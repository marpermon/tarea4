==> flow/design.v <==
module transmisor(
   MOSI, SCK, CS, reset_rec,
   clk, reset, start_stb, CKP, CPH, MISO
   );
  input clk,reset,start_stb,CKP,CPH, MISO;
  output reg MOSI, CS,reset_rec;
  output     SCK;
  localparam IDLE         = 2'b01;
  localparam TRANSMISSION = 2'b10;
  localparam DIV_FREQ = 3;
  reg [1:0]  estado_trans, prox_estado_trans;
  reg [15:0] dato_trans, prox_dato_trans;
  reg [4:0]  cuenta_bits, prox_cuenta_bits;  
  reg [DIV_FREQ-1:0] div_freq;
  reg nxt_MOSI;
  reg nxt_reset_rec;
  wire edge_c;
  assign SCK = div_freq[DIV_FREQ-1];
  assign edge_c = (CKP==CPH)? 1:0;
   always @(posedge clk) begin
    if (~reset) begin
      estado_trans        <= IDLE;
      dato_trans    <= 0;
      div_freq      <= CKP<<DIV_FREQ-1;
      cuenta_bits   <= 0;
      dato_trans    <= 16'h0509;  
      reset_rec     <= 1;
    end else begin
      estado_trans  <= prox_estado_trans;
      if (estado_trans==IDLE) div_freq <= CKP<<DIV_FREQ-1;  
      else div_freq <= div_freq+1;
      reset_rec     <= nxt_reset_rec;
      cuenta_bits   <= prox_cuenta_bits;
    end
  end
  always @(posedge SCK) begin
    if (edge_c==1)begin
      dato_trans    <= prox_dato_trans;
    end
  end
  always @(posedge ~SCK) begin
    if (edge_c==0)begin
      dato_trans    <= prox_dato_trans;
    end
  end
  always @(*) begin
  prox_estado_trans        = estado_trans;
  prox_dato_trans = dato_trans;
  MOSI=0;
  prox_cuenta_bits = cuenta_bits;
  nxt_reset_rec=reset_rec;
  CS=1;
    case (estado_trans)
      IDLE:
        begin
          prox_cuenta_bits = 0;
          CS=1;
      if (start_stb) begin 
        prox_estado_trans = TRANSMISSION;        
          end
        end
      TRANSMISSION: begin  
        CS=0;
          MOSI =dato_trans[15];
          prox_dato_trans= (dato_trans<<1)+MISO;
          if (cuenta_bits == 16) prox_estado_trans = IDLE;
          else begin 
            if (((edge_c)&&(div_freq == (2**(DIV_FREQ-1))-1)) || ((~edge_c)&&(div_freq == (2**(DIV_FREQ))-1))) prox_cuenta_bits = cuenta_bits+1;
          end
        end
      default:  
        begin
          prox_estado_trans = IDLE;
          prox_dato_trans = dato_trans;
        end
    endcase;
  end
endmodule
From RTL to reports: transmisor
The steps from the RTL of transmisor to its reports follow in flow order.
Lines are those of the file above, counted from 1.
Operators carry their Yosys type and port widths (W data, S select, Z words).
Library cell names are shortened.
Not given: n/a
- design top: transmisor
- clock input: clk
- library: sky130hd
- corner: tt_025C_1v80

After elaboration
Counts by Yosys on the flattened word-level netlist (proc, flatten, opt, wreduce; memories kept). Register bits leave out memories and registers merged into their read ports (data or address). Print and check cells are left out. Cells with the same type and inputs are merged into one.
- $add $sub $neg: 2
- equality and inequality tests at 10
- muxes and demuxes at 10
- bitwise gates (word level): 2
- reduce/logical cells at 7
- operators with widths (cell ; count):
    $pmux W5 S2 ; 1
    $mux W5 ; 2
    $ne A2 B2 Y1 const B ; 4
    $mux W3 ; 2
    $add A5 B1 Y5 const B ; 1
    $eq A5 B5 Y1 const B ; 1
    $pmux W2 S2 ; 1
    $mux W2 ; 2
    $add A3 B1 Y3 const B ; 1
    $eq A3 B2 Y1 const B ; 1
    $eq A3 B3 Y1 const B ; 1
    $reduce_and A3 Y1 ; 1
    $logic_and A1 B1 Y1 ; 2
    $not A1 Y1 ; 2
    $eq A2 B1 Y1 const B ; 1
    $eq A2 B2 Y1 const B ; 1
    $reduce_and A2 Y1 ; 1
    $reduce_bool A2 Y1 ; 1
    $reduce_or A2 Y1 ; 1
    $mux W1 ; 2
    $eq A1 B1 Y1 ; 1
    $logic_or A1 B1 Y1 ; 1
- noted bits in registers: 10
- noted output and inout bits: 4

Depth
Depth = most cells in a row (Yosys ltp): at word level without a register or memory, in the mapped netlist without a sequential cell, where the memories' decode and read muxes count.
- depth after elaboration: 8
- ABC_AREA at 0
- depth in mapped cells at 7
- noted depth with buffers taken out: 6

Synthesis result
The flow's flattened synthesis, as Yosys stat reports it; memories are mapped. The netlist is that of the ABC_AREA named above (0 if unset); the other value can give another one.
The area totals of this step are shown rounded.
- noted cells in the netlist: 61
- cell area after synthesis at 551 um^2
- noted flip-flops: 10
- cells by type (type ; count ; area in all (um^2)):
    dfxtp_1 ; 10 ; 200.192
    ha_1 ; 5 ; 62.56
    o211ai_1 ; 4 ; 30.029
    inv_1 ; 7 ; 26.275
    buf_6 ; 2 ; 22.522
    or4_1 ; 3 ; 22.522
    nand2_1 ; 5 ; 18.768
    o2111ai_1 ; 2 ; 17.517
    a21oi_1 ; 3 ; 15.014
    buf_4 ; 2 ; 15.014
    mux2i_1 ; 1 ; 10.01
    nand3_1 ; 2 ; 10.01
    nor4bb_1 ; 1 ; 10.01
    o211a_1 ; 1 ; 10.01
    o311ai_0 ; 1 ; 8.758
    xnor2_1 ; 1 ; 8.758
    conb_1 ; 2 ; 7.507
    nor3b_1 ; 1 ; 7.507
Other cell types: 8; their cells: 8.

Path before layout
Source: OpenSTA report_checks on the synthesized netlist (no wires, ideal clock, input and output delay 20% of the period each), path of least setup slack; recovery checks are left aside. Register names are those of the netlist, which keeps one name where synthesis merged equal registers.
- path type: register -> register
- from: register cuenta_bits[0]
- to: register cuenta_bits[2]
- noted period: 2.6 ns
- time at the first pin: 0.000 ns
- data arrival time: 1.568 ns
- required time at 2.530 ns
- setup slack: 0.962 ns
- path delay at 1.638 ns
- noted stages: 8
- synthesis period reached at 1.638 ns
"path delay" = arrival - input delay + setup time.
"stages": output pins that drive a net of the path, with the launching flip-flop's if there is one; two outputs of one cell count as two.
"synthesis period reached" = period - worst setup slack (recovery checks aside). The figure is calculated, with input and output delays left at 20% of the set period.
The rows between start and end are the longest chain of elaborated cells between them; the timing report does not say that the signal goes this way. Where chains are equally long, one stands for them.
Each line given opens the expression or statement behind the cell; cells for indexed reads and writes are added by Yosys, which also makes memories of some case tables.
- cells stage by stage: dfxtp_1 -> inv_1 -> ha_1 -> nor4bb_1 -> nand2b_1 -> buf_6 -> or4_1 -> a21oi_1
- length of the longest elaborated chain: 4
- elaborated cells between the ends (all ways): 7
- ends and longest elaborated chain, post-synthesis (what ; line ; source):
    start: declaration ; 13 ; reg [4:0]  cuenta_bits, prox_cuenta_bits;
    start: assignment ; 25 ; cuenta_bits   <= 0;
    start: assignment ; 33 ; cuenta_bits   <= prox_cuenta_bits;
    $add A5 B1 Y5 ; 68 ; if (((edge_c)&&(div_freq == (2**(DIV_FREQ-1))-1)) || ((~edge_c)&&(div_freq == (2**(DIV_FREQ))-1))) prox_cuenta ...
    $mux W5 ; 68 ;
    $mux W5 ; 66 ; if (cuenta_bits == 16) prox_estado_trans = IDLE;
    $pmux W5 S2 ; 53 ; case (estado_trans)
    end: assignment ; 25 ;
    end: assignment ; 33 ;
    end: declaration ; 13 ;

Timing after layout
From the final timing report of stored run 1: the path of least setup slack in the routed layout; clock arrival at registers is part of the times.
- path type: input -> register
- from: input port CKP
- to: register cuenta_bits[4]
- noted period: 2.68 ns
- input delay: 0.54 ns
- time at the first pin: 0.54 ns
- data arrival time: 2.04 ns
- required time at 2.87 ns
- setup slack: 0.83 ns
- noted stages: 6
The rows between start and end are the longest chain of elaborated cells between them; the timing report does not say that the signal goes this way. Where chains are equally long, one stands for them.
- cells stage by stage: clkdlybuf4s50_1 -> xnor2_1 -> mux2i_1 -> buf_4 -> or4_1 -> a31oi_1
- length of the longest elaborated chain: 8
- elaborated cells between the ends (all ways): 11
- ends and longest elaborated chain, after layout (what ; line ; source):
    start: declaration ; 5 ; input clk,reset,start_stb,CKP,CPH, MISO;
    $eq A1 B1 Y1 ; 19 ; assign edge_c = (CKP==CPH)? 1:0;
    $mux W1 ; 19 ;
    $not A1 Y1 ; 68 ; if (((edge_c)&&(div_freq == (2**(DIV_FREQ-1))-1)) || ((~edge_c)&&(div_freq == (2**(DIV_FREQ))-1))) prox_cuenta ...
    $logic_and A1 B1 Y1 ; 68 ;
    $logic_or A1 B1 Y1 ; 68 ;
    $mux W5 ; 68 ;
    $mux W5 ; 66 ; if (cuenta_bits == 16) prox_estado_trans = IDLE;
    $pmux W5 S2 ; 53 ; case (estado_trans)
    end: assignment ; 25 ; cuenta_bits   <= 0;
    end: assignment ; 33 ; cuenta_bits   <= prox_cuenta_bits;
    end: declaration ; 13 ; reg [4:0]  cuenta_bits, prox_cuenta_bits;

--- measured runs ---
Record of 2 stored runs of the RTL-to-layout flow on transmisor, platform sky130hd. The runs are unordered. Constraints: input delay and output delay 20% of the set period each, output load 0.01 pF.
"clock period achieved" is the run's clock period less its worst setup slack. It is reckoned from that one timing run; input and output delays stay at 20% of the period that was set.
By "power consumption" is meant OpenSTA's value without simulated activity: inputs other than the clock are taken to toggle once in ten clock periods, and the tool carries that through the logic.
Measured values are rounded.

Stored run 1
Settings were period_ns = 2.68; CAP_MARGIN = 20; CORE_MARGIN = 2; CORE_UTILIZATION = 40; SLEW_MARGIN = 20
- post-synthesis cell area: 551 um^2
- noted the total die area: 1690 um^2
- post-route utilization: 0.478
- smallest setup slack: 0.826 ns
- power consumption at 286 uW
- noted the clock period achieved: 1.854 ns

Stored run 2
Settings were period_ns = 2.33; CORE_UTILIZATION = 43; SETUP_SLACK_MARGIN = 0.6; PLACE_DENSITY_LB_ADDON = 0.08; TNS_END_PERCENT = 60; GPL_TIMING_DRIVEN = 1; GPL_ROUTABILITY_DRIVEN = 0; MAX_ROUTING_LAYER = met5; CAP_MARGIN = 20; CORE_MARGIN = 2; SLEW_MARGIN = 20
- post-synthesis cell area: 551 um^2
- noted the total die area: 1580 um^2
- post-route utilization: 0.568
- smallest setup slack: 0.596 ns
- power consumption at 382 uW
- noted the clock period achieved: 1.734 ns
--- end ---
